==> flow/design.v <==
module bist_controller(
    input wire start,
    input wire rst,
    input wire clk,
    input wire dut_ready,
    input wire crc_ready,
    output reg ready,
    output reg dut_start,
    output reg crc_start,
    output reg [7:0] a_lfsr,
    output reg [7:0] b_lfsr,
    output reg [7:0] test_mode_ctr
);
    localparam IDLE           = 3'd0;
    localparam CALC_LFSR      = 3'd1;
    localparam CALC_LFSR_STOP = 3'd2;
    localparam DUT_START      = 3'd3;
    localparam DUT_STOP       = 3'd4;
    localparam CRC_START      = 3'd5;
    localparam CRC_STOP       = 3'd6;
    reg [7:0] test_counter;
    reg [8:0] inner_counter;
    reg [2:0] state;
    reg lfsr_start;
    wire lfsr_ready;
    wire [7:0] lfsr_1;
    wire [7:0] lfsr_2;
    lfsr lfst_inst (
        .clk(clk),
        .rst(rst),
        .start(lfsr_start),
        .ready(lfsr_ready),
        .lfsr1_out(lfsr_1),
        .lfsr2_out(lfsr_2)
    );
    reg init;
    always @(posedge clk) begin
        if (init) begin 
            if (rst) begin
                state <= IDLE;
                inner_counter <= 0;
                test_counter <= 0;
                test_mode_ctr <= 0;
                ready <= 1;
                dut_start <= 0;
                crc_start <= 0;
            end else begin 
                case (state)
                    IDLE: begin
                        if (start) begin
                            state <= CALC_LFSR;
                            ready <= 0;
                        end 
                    end
                    CALC_LFSR: begin
                        if (lfsr_ready) begin
                            lfsr_start <= 1;
                            state <= CALC_LFSR_STOP;
                        end
                    end
                    CALC_LFSR_STOP: begin
                        lfsr_start <= 0;
                        if (lfsr_ready) begin
                            state <= DUT_START;
                        end
                    end
                    DUT_START: begin
                        a_lfsr <= lfsr_1;
                        b_lfsr <= lfsr_2;
                        if (dut_ready) begin
                            dut_start <= 1;
                            state <= DUT_STOP;
                        end
                    end
                    DUT_STOP: begin
                        dut_start <= 0;
                        if (dut_ready) begin
                            state <= CRC_START;
                        end
                    end
                    CRC_START: begin
                        if (crc_ready) begin
                            crc_start <= 1;
                            state <= CRC_STOP;
                        end
                    end
                    CRC_STOP: begin
                        crc_start <= 0;
                        if (crc_ready) begin
                            inner_counter <= inner_counter + 1;
                            if (inner_counter == 256) begin
                                inner_counter <= 0;
                                test_counter <= test_counter + 1;
                                test_mode_ctr <= test_counter;
                                state <= IDLE;
                                ready <= 1;
                            end else begin
                                state <= CALC_LFSR;
                            end
                        end
                    end
                    default: state <= IDLE;
                endcase
            end 
        end else begin
            state <= IDLE;
            inner_counter <= 0;
            test_counter <= 0;
            test_mode_ctr <= 0;
            ready <= 1;
            dut_start <= 0;
            crc_start <= 0;
        end
    end
endmodule
module crc8 (
    input [7:0] y_in,
    input wire start,
    input wire rst,
    input wire clk,
    output reg ready,
    output reg[7:0] crc_result
);
    reg [7:0] crc; 
    reg [3:0] bit_count; 
    reg busy; 
    reg init;
    localparam POLY = 8'b10011011;
    always @(posedge clk) begin
        if (init) begin
            if (rst) begin
                crc <= 0; 
                bit_count <= 0; 
                ready <= 1; 
                busy <= 0;
                init <= 1; 
            end else if (start) begin
                crc <= 0; 
                bit_count <= 0;
                busy <= 1; 
                ready <= 0;
            end else if (busy) begin
                if (bit_count < 8) begin
                    crc <= {crc[6:0], 1'b0} ^ (y_in[7 - bit_count] ? POLY : 8'h00);
                    bit_count <= bit_count + 1;
                end else begin
                    crc_result <= crc; 
                    ready <= 1; 
                    busy <= 0; 
                end
            end else begin
                ready <= 1;
            end 
        end else begin 
            crc <= 0; 
            bit_count <= 0; 
            ready <= 1; 
            busy <= 0;
            init <= 1; 
        end
    end
endmodule
`timescale 1ns/1ps
module mult(
    input clk,
    input rst,
    input start,
    input [7:0] a_in,
    input [7:0] b_in,
    output reg [7:0] f_out,
    output reg busy_o
);
    localparam IDLE = 1'b0;
    localparam WORK = 1'b1;
    reg state;
    reg [7:0] sum;
    reg [7:0] counter;
    reg [7:0] mult1_a_in, mult1_b_in;
    always @(posedge clk) begin
        if (rst) begin
            state <= IDLE;
            sum <= 8'd0;
            counter <= 8'd0;
            f_out <= 8'd0;
            busy_o <= 1'b0;
            mult1_a_in <= 0;
            mult1_b_in <= 0;
        end else begin
            case (state)
                IDLE: begin
                    if (start) begin
                        busy_o <= 1'b1;
                        sum <= 8'd0;
                        f_out <= 8'd0;
                        counter <= 8'd0;
                        mult1_a_in <= a_in;
                        mult1_b_in <= b_in;
                        state <= WORK;
                    end
                end
                WORK: begin
                    counter <= counter + 1;
                    if (counter < b_in) begin
                        sum <= sum + a_in;
                    end else begin
                        f_out <= sum;
                        busy_o <= 1'b0;
                        state <= IDLE;
                    end
                end
            endcase
        end
    end
endmodule
module cubicroot(
    input clk,
    input rst,
    input start,
    input [7:0] x_in,
    output reg [7:0] y_out,
    output reg busy_o
);
    localparam IDLE          = 4'd0;
    localparam SHIFT_Y       = 4'd1;
    localparam COMPUTE_B1_MULT_OFF = 4'd2;
    localparam COMPUTE_B2    = 4'd3;
    localparam COMPUTE_B2_MULT_OFF    = 4'd4;
    localparam COMPUTE_B3    = 4'd5;
    localparam COMPARE      = 4'd6;
    localparam DECREMENT_S        = 4'd7;
    localparam COMPUTE_B1_MULT_OFF_WAIT = 4'd8;
    localparam COMPUTE_B2_MULT_OFF_WAIT = 4'd9;
    localparam SHIFT_Y_END = 4'd10;
    reg [7:0] x;
    reg [7:0] y;
    reg [8:0] b;
    reg [4:0] s;
    reg [3:0] state;
    reg [7:0] mult_reg;
    reg mult1_start;
    wire mult1_busy;
    wire [7:0] mult1_f_out;
    reg [7:0] mult1_a_in, mult1_b_in;
    mult mult1_inst (
        .clk(clk),
        .rst(rst),
        .start(mult1_start),
        .a_in(mult1_a_in),
        .b_in(mult1_b_in),
        .f_out(mult1_f_out),
        .busy_o(mult1_busy)
    );
    always @(posedge clk) begin
        if (rst) begin
            state <= IDLE;
            x <= 0;
            y <= 0;
            s <= 0;
            b <= 0;
            busy_o <= 0;
            y_out <= 0;
            mult1_start <= 0;
            mult_reg <= 0;
        end else begin
            case (state)
                IDLE: begin
                    if (start) begin
                        x <= x_in;
                        y <= 0;
                        s <= 5'd6;
                        state <= SHIFT_Y;
                        mult_reg <= 0;
                        b <= 0;
                        mult1_a_in <= 0;
                        mult1_b_in <= 0;
                        mult1_start <= 0;
                        busy_o <= 1'b1;
                    end
                end
                SHIFT_Y: begin
                    y <= y << 1;
                    state <= SHIFT_Y_END;
                end
                SHIFT_Y_END: begin
                    mult1_a_in <= y + 1;
                    mult1_b_in <= y;
                    mult1_start <= 1;
                    state <= COMPUTE_B1_MULT_OFF;
                end
                COMPUTE_B1_MULT_OFF: begin
                    mult1_start <= 0;
                    mult_reg <= 0;
                    state <= COMPUTE_B1_MULT_OFF_WAIT;
                end
                COMPUTE_B1_MULT_OFF_WAIT: begin
                    if (!mult1_busy) begin
                        mult_reg <= mult1_f_out;
                        state <= COMPUTE_B2;
                    end
                end
                COMPUTE_B2: begin
                    mult1_a_in <= 0;
                        mult1_b_in <= 0;
                        mult1_start <= 0;
                    mult1_a_in <= 3;
                    mult1_b_in <= mult_reg;
                    mult1_start <= 1;
                    state <= COMPUTE_B2_MULT_OFF;
                end
                COMPUTE_B2_MULT_OFF: begin
                    mult1_start <= 0;
                    mult_reg <= 0;
                    state <= COMPUTE_B2_MULT_OFF_WAIT;
                end
                COMPUTE_B2_MULT_OFF_WAIT: begin
                    if (!mult1_busy) begin
                        mult_reg <= mult1_f_out;
                        state <= COMPUTE_B3;
                    end
                end
                COMPUTE_B3: begin
                    b <= (mult_reg + 1) << s;
                    mult_reg <= 0;
                    state <= COMPARE;
                end
                COMPARE: begin
                    if (x >= b) begin
                        x <= x - b;
                        y <= y + 1;
                        state <= DECREMENT_S;
                    end else begin
                        state <= DECREMENT_S;
                    end
                end 
                DECREMENT_S: begin
                    if (s >= 3) begin
                        s <= s - 3;
                        state <= SHIFT_Y;
                    end else begin
                        y_out <= y;
                        state <= IDLE;
                        busy_o <= 0;
                    end
                end
                default: state <= IDLE;
            endcase
        end
    end
endmodule
module dut (
    input clk,
    input rst,
    input start,
    input [7:0] a,
    input [7:0] b,
    output reg [7:0] y,
    output reg ready
);
    reg [7:0] a_squared;
    reg [7:0] b_cuberoot;
    reg [2:0] state;
    reg mult_start;
    wire mult_ready;
    wire [7:0] mult_result;
    reg cubicroot_start;
    wire cubicroot_ready;
    wire [7:0] cubicroot_result;
    mult mult_inst (
        .clk(clk),
        .rst(rst),
        .start(mult_start),
        .a_in(a),
        .b_in(a),
        .f_out(mult_result),
        .busy_o(mult_ready)
    );
    cubicroot cubicroot_inst (
        .clk(clk),
        .rst(rst),
        .start(cubicroot_start),
        .x_in(b),
        .y_out(cubicroot_result),
        .busy_o(cubicroot_ready)
    );
    localparam IDLE          = 3'd0;
    localparam CALC_SQUARE   = 3'd1;
    localparam CALC_CUBEROOT = 3'd2;
    localparam CALC_SUM      = 3'd3;
    localparam DONE          = 3'd4;
    localparam IDLE_MULT_OFF = 3'd5;
    localparam CALC_SQUARE_CUBICROOT_STOP = 3'd6;
    always @(posedge clk) begin
        if (rst) begin
            state <= IDLE;
            ready <= 1'b0;
            mult_start <= 1'b0;
            cubicroot_start <= 1'b0;
            y <= 8'd0;
            a_squared <= 8'd0;
            b_cuberoot <= 8'd0;
        end else begin
            case (state)
                IDLE: begin
                    ready <= 1'b0;
                    if (start) begin
                        mult_start <= 1'b1;
                        state <= IDLE_MULT_OFF;
                    end
                end
                IDLE_MULT_OFF: begin
                    mult_start <= 0;
                    state <= CALC_SQUARE;
                end
                CALC_SQUARE: begin
                    if (!mult_ready) begin
                        a_squared <= mult_result;
                        cubicroot_start <= 1'b1;
                        state <= CALC_SQUARE_CUBICROOT_STOP;
                    end
                end
                CALC_SQUARE_CUBICROOT_STOP: begin
                    cubicroot_start <= 0;
                    state <= CALC_CUBEROOT;
                end
                CALC_CUBEROOT: begin
                    if (!cubicroot_ready) begin
                        b_cuberoot <= cubicroot_result;
                        state <= CALC_SUM;
                    end
                end
                CALC_SUM: begin
                        y <= b_cuberoot + a_squared;
                        state <= DONE;
                end
                DONE: begin
                    ready <= 1'b1;
                    state <= IDLE;
                end
                default: state <= IDLE;
            endcase
        end
    end
endmodule
module lfsr (
    input clk,
    input rst,
    input start,
    output reg ready,
    output reg [7:0] lfsr1_out,
    output reg [7:0] lfsr2_out
);
    reg [7:0] lfsr1;
    reg [7:0] lfsr2;
    reg init;
    parameter INIT_LFSR1 = 50;  
    parameter INIT_LFSR2 = 100;  
    parameter POLY_LFSR1 = 8'b10111000;  
    parameter POLY_LFSR2 = 8'b10011000;  
    always @(posedge clk) begin
      if (init) begin
          if (rst) begin
              lfsr1 <= INIT_LFSR1; 
              lfsr2 <= INIT_LFSR2; 
              lfsr1_out <= lfsr1;
              lfsr2_out <= lfsr2;
              init <= 1;
              ready <= 1;
          end else if (start) begin
              ready <= 0;
              lfsr1 <= {lfsr1[6:0], ^(lfsr1 & POLY_LFSR1)};
              lfsr2 <= {lfsr2[6:0], ^(lfsr2 & POLY_LFSR2)};
              lfsr1_out <= lfsr1;
              lfsr2_out <= lfsr2;
              ready <= 1;
          end
      end else begin
        lfsr1 <= INIT_LFSR1; 
        lfsr2 <= INIT_LFSR2; 
        lfsr1_out <= lfsr1;
        lfsr2_out <= lfsr2;
        init <= 1;
        ready <= 1;
      end
    end
endmodule
module top(
    input wire [15:0] SW,
    input wire CLK100MHZ,
    input wire RST_BTN,  
    input wire START_BTN,  
    input wire TEST_ON_BTN,  
    input wire TEST_RUN_BTN,  
    input wire TEST_OFF_BTN,  
    output reg DONE,  
    output reg [15:0] LED
);
    reg [7:0] a_input;
    reg [7:0] b_input;
    wire [7:0] dut_result;
    reg dut_start;
    wire dut_ready;
    wire bist_dut_start;
    reg test_mode;
    dut dut_inst (
        .clk(CLK100MHZ),
        .rst(RST_BTN),
        .start(dut_start),
        .a(a_input),
        .b(b_input),
        .y(dut_result),
        .ready(dut_ready)
    );
    wire [7:0] crc_result;
    wire crc_ready;
    wire bist_crc_start;
    crc8 crc_inst (
        .y_in(dut_result),
        .start(bist_crc_start),
        .rst(RST_BTN),
        .clk(CLK100MHZ),
        .ready(crc_ready),
        .crc_result(crc_result)
    );
    wire [7:0] a_lfsr;
    wire [7:0] b_lfsr;
    reg bist_start;
    wire [7:0] test_mode_ctr;
    wire bist_ready;
    bist_controller bist_inst (
        .start(TEST_RUN_BTN),
        .rst(RST_BTN),
        .clk(CLK100MHZ),
        .dut_ready(dut_ready),
        .crc_ready(crc_ready),
        .ready(bist_ready),
        .dut_start(bist_dut_start),
        .crc_start(bist_crc_start),
        .a_lfsr(a_lfsr),
        .b_lfsr(b_lfsr),
        .test_mode_ctr(test_mode_ctr)
    );
    always @(posedge CLK100MHZ) begin
        if (TEST_OFF_BTN) begin
            test_mode <= 0;
        end else if (TEST_ON_BTN) begin 
            test_mode <= 1;
        end 
        if (test_mode) begin
            DONE <= bist_ready;
            a_input <= a_lfsr;
            b_input <= b_lfsr;
            dut_start <= bist_dut_start;
            LED[15:8] <= test_mode_ctr;
            LED[7:0] <= crc_result;
        end else begin
            a_input <= SW[15:8];
            b_input <= SW[7:0];
            dut_start <= START_BTN;
            LED <= dut_result;
            DONE <= dut_ready;
        end
    end
endmodule
Step by step through the tools: top --
Tool output for the design above, in the order of the flow. Line numbers count from 1 in the design file above. A cell with - has no value.
Set-up: top module top, clock input CLK100MHZ, library sky130hd, corner tt_025C_1v80

After elaboration --
Source: Yosys, flattened and elaborated, memories not mapped. Widths are those after wreduce. Registers that Yosys merges into a memory's read port (data or address) are not register bits. Print and check cells do not count. Equal cells are merged and count once.
Storage and ports: flip-flop bits (word level) 287, cells after elaboration 276
Cells by class: reductions and logical operators 55, shifts and indexed selects 2, equal/unequal tests 46, $add $sub $neg 13, muxes and demuxes 91, bitwise logic cells 10, $lt $le $gt $ge 5
Operator list (number):
- two-way mux 8 bit | 19
- case mux 8 bit (select 2 bit) | 7
- case mux 8 bit (select 3 bit) | 4
- case mux 4 bit (select 11 bit) | 1
- inequality test 2 bit (second input constant) | 18
- AND reduction 3 bit | 11
- adder 8 x 1 -> 8 bit (second input constant) | 4
- variable part select 8 x 32 -> 1 bit | 1
- AND reduction 2 bit | 15
- two-way mux 1 bit | 28
- adder 8 bit | 3
- case mux 1 bit (select 2 bit) | 12
- two-way mux 3 bit | 8
- nonzero test 2 bit | 11
- case mux 3 bit (select 7 bit) | 1
- equality test 3 bit (second input constant) | 6
- case mux 9 bit (select 2 bit) | 1
- case mux 3 bit (select 6 bit) | 1
- two-way mux 9 bit | 2
- equality test 4 x 3 -> 1 bit (second input constant) | 4
- less-than comparator 8 bit | 2
- XOR reduction 8 bit | 2
- equality test 3 x 2 -> 1 bit (second input constant) | 4
- equality test 4 bit (second input constant) | 3
- two-way mux 4 bit | 3
- OR reduction 2 bit | 5
- case mux 5 bit (select 2 bit) | 1
- two-way mux 5 bit | 2
Not listed: further kinds 26, cells in them 43.

Depth --
Depth = most cells in a row (Yosys ltp): at word level without a register or memory, in the mapped netlist without a sequential cell, where the memories' decode and read muxes count.
Logic depth: word-level depth 4, ABC_AREA 0, gate-level depth with buffers 10, gate-level depth less buffers 9

Mapped cells and area --
The flow's flattened synthesis, as Yosys stat reports it; memories are mapped. The netlist is that of the ABC_AREA named above (0 if unset); the other value can give another one.
Cells by type:
- sky130_fd_sc_hd__dfxtp_1 | number 185, total area 3.7E+03 sq um
- sky130_fd_sc_hd__edfxtp_1 | number 24, total area 720.691 sq um
- sky130_fd_sc_hd__ha_1 | number 49, total area 613.088 sq um
- sky130_fd_sc_hd__a21oi_1 | number 97, total area 485.466 sq um
- sky130_fd_sc_hd__nor2_1 | number 111, total area 416.65 sq um
- sky130_fd_sc_hd__nand2_1 | number 93, total area 349.085 sq um
- sky130_fd_sc_hd__nand3_1 | number 51, total area 255.245 sq um
- sky130_fd_sc_hd__clkbuf_1 | number 52, total area 195.187 sq um
- sky130_fd_sc_hd__o21ai_0 | number 39, total area 195.187 sq um
- sky130_fd_sc_hd__inv_1 | number 51, total area 191.434 sq um
- sky130_fd_sc_hd__mux2i_1 | number 18, total area 180.173 sq um
- sky130_fd_sc_hd__xnor2_1 | number 20, total area 175.168 sq um
- sky130_fd_sc_hd__nor2b_1 | number 26, total area 162.656 sq um
- sky130_fd_sc_hd__a22oi_1 | number 18, total area 135.13 sq um
- sky130_fd_sc_hd__mux2_2 | number 11, total area 123.869 sq um
- sky130_fd_sc_hd__xor2_1 | number 13, total area 113.859 sq um
- sky130_fd_sc_hd__nand2b_1 | number 17, total area 106.352 sq um
- sky130_fd_sc_hd__a22o_1 | number 12, total area 105.101 sq um
Other cell types: 50; their cells: 229.
Synthesis totals: mapped area 9943.3 sq um, cell count 1116, flip-flop cells 209, sequential part of the area 4424.2 sq um, buffer cells 71
By module: a second synthesis without flattening, with its own total; a netlist apart from the flattened one above.
Second synthesis, totals: cell total of the unflattened synthesis 1164, area total of the unflattened synthesis 10943.0 sq um
Each row is one instance without its submodules.
By module:
- cubicroot | times used 1, cells 462, area 4045.1 sq um
- mult | times used 2, cells 172, area 1540.2 sq um
- dut | times used 1, cells 181, area 1529.0 sq um
- top | times used 1, cells 74, area 1194.9 sq um
- crc8 | times used 1, cells 74, area 883.3 sq um
- bist_controller | times used 1, cells 29, area 210.2 sq um

Timing after synthesis --
Path of least setup slack by OpenSTA after synthesis, without wires, with an ideal clock, recovery checks aside; 20% of the period is set as input and as output delay. Where synthesis merged equal registers, the netlist keeps one of their names.
Path post-synthesis: path type in2reg, from input RST_BTN, to register dut_inst.cubicroot_inst.mult1_a_in[0], time at the first pin 0.888 ns, stages on the path 3, period 4.44 ns, slack 1.561 ns, arrival 2.469 ns, buffers on the path 2, delay of the path 1.990 ns, setup time 0.409 ns, synthesis period reached 2.879 ns
"delay of the path" is the arrival time less input delay plus setup time. "stages on the path" counts driving pins, that of a launching flip-flop among them; a cell with two outputs on the path counts twice. "synthesis period reached" = period - worst setup slack (recovery checks aside). The figure is calculated, with input and output delays left at 20% of the set period. Between the ends stands the longest chain of elaborated cells between them, by number of cells; it is not shown to be the way that was timed. Of several equally long chains one is given. A line is the first line of the expression or statement that the cell stems from. Yosys adds cells for indexed reads and writes and turns some case tables into memories. A register here has more assigning lines than the two given.
On the way, post-synthesis: path through sky130_fd_sc_hd__clkbuf_1 -> sky130_fd_sc_hd__buf_1 -> sky130_fd_sc_hd__nor3_1, cells in the longest elaborated chain 2, elaborated cells on any way between the ends 2, those cells by class logic (1); reduce/logical (1)
RTL lines, path post-synthesis:
- start: declaration | line 489 | input wire RST_BTN,
- NOT 1 bit
- AND reduction 3 bit
- end: assignment | line 274 | mult1_a_in <= 0;
- end: assignment | line 285 | mult1_a_in <= y + 1;
- end: declaration | line 243 | reg [7:0] mult1_a_in, mult1_b_in;

Worst path after layout --
From the final timing report of run A: the path of least setup slack in the routed layout; clock arrival at registers is part of the times.
Path after layout: path type reg2reg, from register dut_inst.cubicroot_inst.b[4], to register dut_inst.cubicroot_inst.x[2], period 1.59 ns, setup time 0.09 ns, slack -0.72 ns, stages on the path 10, time at the first pin 0.52 ns, buffers on the path 1, arrival 2.74 ns
Between the ends stands the longest chain of elaborated cells between them, by number of cells; it is not shown to be the way that was timed. Of several equally long chains one is given. A register here has more assigning lines than the two given.
On the way, after layout: path through sky130_fd_sc_hd__dfxtp_1 -> sky130_fd_sc_hd__inv_1 -> sky130_fd_sc_hd__ha_4 -> sky130_fd_sc_hd__nand4_1 -> sky130_fd_sc_hd__o21bai_1 -> sky130_fd_sc_hd__a21oi_1 -> sky130_fd_sc_hd__a2111o_1 -> sky130_fd_sc_hd__and2_4 -> sky130_fd_sc_hd__buf_6 -> sky130_fd_sc_hd__o31ai_4, cells in the longest elaborated chain 3, elaborated cells on any way between the ends 5, those cells by class compare (1); eq/ne (1); mux (2); reduce/logical (1)
RTL lines, path after layout:
- start: declaration | line 236 | reg [8:0] b;
- start: assignment | line 259 | b <= 0;
- start: assignment | line 322 | b <= (mult_reg + 1) << s;
- >= comparator 8 x 9 -> 1 bit | line 327 | if (x >= b) begin
- two-way mux 8 bit | line 327
- case mux 8 bit (select 2 bit) | line 265 | case (state)
- end: assignment | line 268 | x <= x_in;
- end: assignment | line 328 | x <= x - b;
- end: declaration | line 234 | reg [7:0] x;

Add stored flow runs of top

2 stored runs of top in the flow (synthesis by Yosys, layout by OpenROAD, sky130hd cells), in arbitrary order. Constraints: input delay and output delay 20% of the set period each, output load 0.01 pF.
"reached clock period" is the run's clock period less its worst setup slack. It is reckoned from that one timing run; input and output delays stay at 20% of the period that was set.
By "critical path time" is meant the share of the clock period that the worst setup path is allowed (20% is reserved at inputs, 20% at outputs), minus its slack. Clock arrival times at its registers enter into it.
By "power consumption" is meant OpenSTA's value without simulated activity: inputs other than the clock are taken to toggle once in ten clock periods, and the tool carries that through the logic.

* Run A | settings: period_ns 1.59; CORE_UTILIZATION 49; SETUP_SLACK_MARGIN 0.03; PLACE_DENSITY 0.92; ABC_AREA 0; GPL_ROUTABILITY_DRIVEN 0; MAX_ROUTING_LAYER met4; CAP_MARGIN 20; CORE_MARGIN 2; SLEW_MARGIN 20 | results: chip area in the Yosys report 9943.3 sq um; power consumption 13047 µW; critical path time 2.31 ns; class of the worst setup path reg2reg; die footprint 21447.6 sq um; setup slack of the worst path -0.717 ns; reached clock period 2.307 ns; total negative setup slack -26.722 ns; post-layout utilization 0.717
* Run B | settings: period_ns 4.39; CORE_UTILIZATION 23; SETUP_SLACK_MARGIN 0.03; CORE_ASPECT_RATIO 1.84; CORE_MARGIN 8; CELL_PAD_IN_SITES_GLOBAL_PLACEMENT 0; TNS_END_PERCENT 45; ABC_AREA 1; GPL_TIMING_DRIVEN 0; GPL_ROUTABILITY_DRIVEN 0; CTS_CLUSTER_SIZE 72; CTS_CLUSTER_DIAMETER 188; SLEW_MARGIN 20; MIN_ROUTING_LAYER met1; MAX_ROUTING_LAYER met5; CAP_MARGIN 20 | results: chip area in the Yosys report 9680.5 sq um; power consumption 3293 µW; critical path time 1.45 ns; class of the worst setup path reg2out; die footprint 49217.7 sq um; setup slack of the worst path 2.066 ns; reached clock period 2.324 ns; total negative setup slack 0.000 ns; post-layout utilization 0.259
